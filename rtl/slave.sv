==> flow/design.v <==
interface i2c_interface;
    logic clk;
    logic resetn;
    logic SDA;
    logic SCL;
    logic SDA_out_en;
    logic SDA_in;
    assign SDA = SDA_out_en ? 1'bz : 1'b0;
    assign SDA_in = SDA;
endinterface
module i2c_slave #(
    parameter ADDR = 7'h42
)(
    input  logic clk,
    input  logic resetn,
    input  logic SDA_in,
    output logic SDA_out_en,
    input  logic SCL
);
    logic [7:0] shift_reg;
    logic [2:0] bit_cnt;
    logic rw;
    logic [7:0] mem;
    logic scl_d;
    logic stretch;
    typedef enum logic [2:0] {
        IDLE,
        ADDR_SHIFT,
        ADDR_ACK,
        DATA_SHIFT,
        DATA_ACK,
        READ_SEND
    } state_t;
    state_t state, next_state;
    wire start_cond = (SDA_in == 0 && SCL == 1);
    wire stop_cond  = (SDA_in == 1 && SCL == 1);
    wire scl_rising  = (SCL && !scl_d);
    wire scl_falling = (!SCL && scl_d);
    always_ff @(posedge clk or negedge resetn) begin
        if (!resetn) begin
            state <= IDLE;
            scl_d <= 0;
            bit_cnt <= 0;
            shift_reg <= 0;
            SDA_out_en <= 1;
            rw <= 0;
            mem <= 0;
            stretch <= 0;
        end else begin
            scl_d <= SCL;
            state <= next_state;
            case (state)
                IDLE : bit_cnt <= 0;
                ADDR_SHIFT: begin
                    if (scl_rising) begin
                        shift_reg <= {shift_reg[6:0], SDA_in};
                        bit_cnt <= bit_cnt + 1;
                    end
                end
                ADDR_ACK: begin
                    SDA_out_en <= 0;
                    if (bit_cnt == 7) begin
                        rw <= shift_reg[0];
                        bit_cnt <= 0;
                    end
                end
                DATA_SHIFT: begin
                    if (scl_rising) begin
                        shift_reg <= {shift_reg[6:0], SDA_in};
                        bit_cnt <= bit_cnt + 1;
                    end
                end
                DATA_ACK: begin
                    SDA_out_en <= 0;
                    mem <= shift_reg;
                    bit_cnt <= 0;
                end
                READ_SEND: begin
                    if (scl_falling) begin
                        SDA_out_en <= (shift_reg[7] == 0) ? 0 : 1;
                        shift_reg <= {shift_reg[6:0], 1'b0};
                        bit_cnt <= bit_cnt + 1;
                    end
                    stretch <= 0;
                end
                default: SDA_out_en <= 1;
            endcase
        end
    end
    always_comb begin
        next_state = state;
        case(state)
            IDLE: begin
                if (start_cond)
                    next_state = ADDR_SHIFT;
            end
            ADDR_SHIFT: if (bit_cnt == 7) next_state = ADDR_ACK;
            ADDR_ACK: begin
                if (shift_reg[7:1] == ADDR)
                    next_state = rw ? READ_SEND : DATA_SHIFT;
                else
                    next_state = IDLE;
            end
            DATA_SHIFT: if (bit_cnt == 7) next_state = DATA_ACK;
            DATA_ACK: next_state = DATA_SHIFT;
            READ_SEND: if (stop_cond) next_state = IDLE;
            default: next_state = IDLE;
        endcase
    end
endmodule
From RTL to reports: i2c_slave --
What the tools print for i2c_slave, step after step. Line numbers count from 1 in the design file above. Library cell names are shortened. A cell with n/a has no value.
Set-up: design top i2c_slave, clock clk, cell library sky130hd, timing corner tt_025C_1v80

After elaboration --
Yosys after proc, flatten, opt, wreduce and memory -nomap, before mapping. Memory bits, and registers merged into a memory's read port (data or address), are not among the register bits. Print and check cells are not counted. Equal cells are merged and count once.
Word-level totals: memories kept 0, memory bits (read-only) 0, output and inout port bits 1, clocked read ports x word width 0, bits in latches 0, bits of input ports 4, register bits 17, RAM bits 0
Cells by class: $add $sub $neg 1, div/mod/pow operators 0, muxes and demuxes 17, magnitude comparators 0, shifts and indexed selects 0, bitwise logic cells 2, reduce/logical cells 18, eq/ne operators 14, multiply operators 0
Operators by type and width (number):
- 3-bit two-way mux | 9
- 3-bit case mux with 6-bit select | 1
- 8-bit case mux with 2-bit select | 1
- 8-bit two-way mux | 2
- 2-bit != test (second input constant) | 6
- 3-bit case mux with 4-bit select | 1
- 3-bit == test (second input constant) | 3
- 4-bit AND reduction | 2
- 7-bit == test (second input constant) | 1
- 2-bit OR reduction | 3
- 3-bit by 2-bit == test with 1-bit output (second input constant) | 2
- 5-bit nonzero test | 1
- 1-bit logical AND | 4
- 2-bit AND reduction | 2
- 3-bit by 1-bit adder with 3-bit output (second input constant) | 1
- 3-bit by 1-bit == test with 1-bit output (second input constant) | 1
- 3-bit zero test | 1
- 3-bit AND reduction | 1
- 3-bit nonzero test | 1
- 3-bit OR reduction | 1
- 1-bit case mux with 3-bit select | 1
- 1-bit inverter | 2
- 1-bit zero test | 2
- 2-bit by 1-bit != test with 1-bit output (second input constant) | 1
- 1-bit two-way mux | 2

Longest topological paths --
Yosys ltp: most cells in a row. Word level: on the elaborated netlist, between registers, memories and ports. Mapped: between sequential cells and ports; inverters and the memories' decode and read muxes count.
Logic depth: depth in word-level cells 4, ABC_AREA 0, depth in mapped cells 5, gate-level depth less buffers 5

Synthesis result --
Source: synth_stat.txt of the flow (Yosys; design flattened, memories mapped). It holds for the ABC_AREA given above (unset counts as 0); a run with the other value may have another netlist.
Cells by type (number):
- dfrtp_1 | 18
- mux2_2 | 11
- dfstp_2 | 2
- a21oi_1 | 5
- ha_1 | 2
- a22oi_4 | 1
- and2b_1 | 2
- nand2_1 | 4
- nor3_1 | 3
- o221ai_2 | 1
- and2_1 | 2
- nand2b_1 | 2
- nor2b_1 | 2
- buf_6 | 1
- mux2_1 | 1
- nor2_1 | 3
- nor2_4 | 1
- a32o_1 | 1
Not listed: further types 8, cells in them 9.
Synthesis totals: sequential part of the area 503.0 µm², synthesis area 910.9 µm², cell count 71, flip-flop cells 20

Worst setup path after synthesis --
Path of least setup slack by OpenSTA after synthesis, without wires, with an ideal clock, recovery checks aside; 20% of the period is set as input and as output delay. Where synthesis merged equal registers, the netlist keeps one of their names.
Timing post-synthesis: kind register to register, start point register bit_cnt[0], end point register bit_cnt[1], stages on the path 5, arrival 1.345 ns, delay of the path 1.470 ns, buffers on the path 0, required time 1.815 ns, slack 0.471 ns, period 1.94 ns, setup time 0.125 ns, synthesis period reached 1.469 ns
"delay of the path" is the arrival time less input delay plus setup time. "stages on the path": output pins that drive a net of the path, with the launching flip-flop's if there is one; two outputs of one cell count as two. "synthesis period reached" is the clock period less the worst setup slack; recovery checks do not enter. This is arithmetic on one report: input and output delays are still those of the set period (20% each). The rows between start and end are the longest chain of elaborated cells between them; the timing report does not say that the signal goes this way. Where chains are equally long, one stands for them. Each line given opens the expression or statement behind the cell; cells for indexed reads and writes are added by Yosys, which also makes memories of some case tables. A register here has more assigning lines than the two given.
Between the ends, post-synthesis: cell sequence dfrtp_1 -> ha_1 -> ha_1 -> o221ai_2 -> mux2_2, cells in the longest elaborated chain 3
Ends and longest elaborated chain, post-synthesis:
- start, declared | line 21 | logic [2:0] bit_cnt;
- start, assigned | line 57 | bit_cnt <= bit_cnt + 1;
- start, assigned | line 70 | bit_cnt <= bit_cnt + 1;
- 3-bit by 1-bit adder with 3-bit output | line 82 | bit_cnt <= bit_cnt + 1;
- 3-bit two-way mux | line 79 | if (scl_falling) begin
- 3-bit case mux with 4-bit select | line 52 | case (state)
- end, assigned | line 57
- end, assigned | line 70
- end, declared | line 21

Timing after layout --
From the final timing report of job 1: the path of least setup slack in the routed layout; clock arrival at registers is part of the times.
Timing post-layout: kind register to register, start point register state, end point register shift_reg[0], stages on the path 6, slack -0.20 ns, setup time 0.11 ns, buffers on the path 1, arrival 1.63 ns, period 1.27 ns, required time 1.42 ns
Where an end lacks its bit number, it is one bit of the signal, or one of the new flip-flops if synthesis recoded a state register. The rows between start and end are the longest chain of elaborated cells between them; the timing report does not say that the signal goes this way. Where chains are equally long, one stands for them. A register here has more assigning lines than the two given.
Between the ends, post-layout: cell sequence dfrtp_1 -> or2_4 -> nor2_4 -> a22oi_4 -> buf_12 -> mux2_4, cells in the longest elaborated chain 4
Ends and longest elaborated chain, post-layout:
- start, declared | line 34 | state_t state, next_state;
- start, assigned | line 41 | state <= IDLE;
- start, assigned | line 51 | state <= next_state;
- 3-bit by 2-bit == test with 1-bit output | line 52 | case (state)
- 2-bit OR reduction
- 2-bit by 1-bit != test with 1-bit output
- 3-bit AND reduction
- end, assigned | line 56 | shift_reg <= {shift_reg[6:0], SDA_in};
- end, assigned | line 69 | shift_reg <= {shift_reg[6:0], SDA_in};
- end, declared | line 20 | logic [7:0] shift_reg;

## Implementation results

Record of 2 stored runs of the RTL-to-layout flow on i2c_slave, platform sky130hd. The runs are unordered. Constraints: input delay and output delay 20% of the set period each, output load 0.01 pF.
By "achieved clock period" is meant the clock period of the run minus its worst setup slack. This is arithmetic on one report: input and output delays are still those of the set period (20% each).
"time used up by the worst setup path": the worst setup path's part of the clock period (all of it between registers, 20% less for each end at a port) less its slack. A launch clock that arrives late makes it longer, a capture clock that arrives late makes it shorter.
"overall power" is the tool's figure for a default switching activity; nothing was simulated.

[job 1] flow files
==> flow/run.sh <==
#!/bin/bash
# the make line also repeats the synthesis and layout settings of config.mk as NAME=value (left out here)
make -C /OpenROAD-flow-scripts/flow DESIGN_CONFIG=/design/flow/config.mk WORK_HOME=/design/flow/orfs CLKGATE_MAP_FILE= finish
==> flow/config.mk <==
export PLATFORM = sky130hd
export DESIGN_NAME = i2c_slave
export DESIGN_NICKNAME = i2c_slave
export VERILOG_FILES = /design/flow/design.v
export SDC_FILE = /design/flow/constraint.sdc
export NUM_CORES = 4
export LEC_CHECK = 0
export CAP_MARGIN = 35
export CELL_PAD_IN_SITES_DETAIL_PLACEMENT = 2
export CORE_MARGIN = 10
export CORE_UTILIZATION = 15
export GPL_ROUTABILITY_DRIVEN = 1
export PLACE_DENSITY_LB_ADDON = 0.1
export SETUP_SLACK_MARGIN = 0.34
export SLEW_MARGIN = 20
==> flow/constraint.sdc <==
create_clock -name core_clock -period 1.27 [get_ports {clk}]
set_input_delay 0.2540 -clock core_clock [delete_from_list [all_inputs] [get_ports {clk}]]
set_output_delay 0.2540 -clock core_clock [all_outputs]
set_load 0.01 [all_outputs]

[job 1] result: post-synthesis cell area 910.9 µm²; setup slack of the critical path -0.202 ns; standard-cell area after layout 1,361.3 µm²; overall power 2,384 µW; time used up by the worst setup path 1.47 ns; class of the worst setup path register to register; achieved clock period 1.472 ns; final design utilization 23.0 %; setup TNS -2.157 ns; area of the die 9,589.3 µm²

[job 2] flow files
==> flow/run.sh <==
#!/bin/bash
# the make line also repeats the synthesis and layout settings of config.mk as NAME=value (left out here)
make -C /OpenROAD-flow-scripts/flow DESIGN_CONFIG=/design/flow/config.mk WORK_HOME=/design/flow/orfs CLKGATE_MAP_FILE= finish
==> flow/config.mk <==
export PLATFORM = sky130hd
export DESIGN_NAME = i2c_slave
export DESIGN_NICKNAME = i2c_slave
export VERILOG_FILES = /design/flow/design.v
export SDC_FILE = /design/flow/constraint.sdc
export NUM_CORES = 4
export LEC_CHECK = 0
export ABC_AREA = 0
export CAP_MARGIN = 10
export CORE_MARGIN = 4
export CORE_UTILIZATION = 51
export CTS_CLUSTER_DIAMETER = 207
export SETUP_SLACK_MARGIN = -0.12
export SLEW_MARGIN = 20
==> flow/constraint.sdc <==
create_clock -name core_clock -period 1.48 [get_ports {clk}]
set_input_delay 0.2960 -clock core_clock [delete_from_list [all_inputs] [get_ports {clk}]]
set_output_delay 0.2960 -clock core_clock [all_outputs]
set_load 0.01 [all_outputs]

[job 2] result: final design utilization 63.6 %; setup TNS -0.449 ns; overall power 1,699 µW; standard-cell area after layout 1,086.0 µm²; post-synthesis cell area 910.9 µm²; achieved clock period 1.536 ns; area of the die 2,526.1 µm²; setup slack of the critical path -0.056 ns; time used up by the worst setup path 1.24 ns; class of the worst setup path input to register
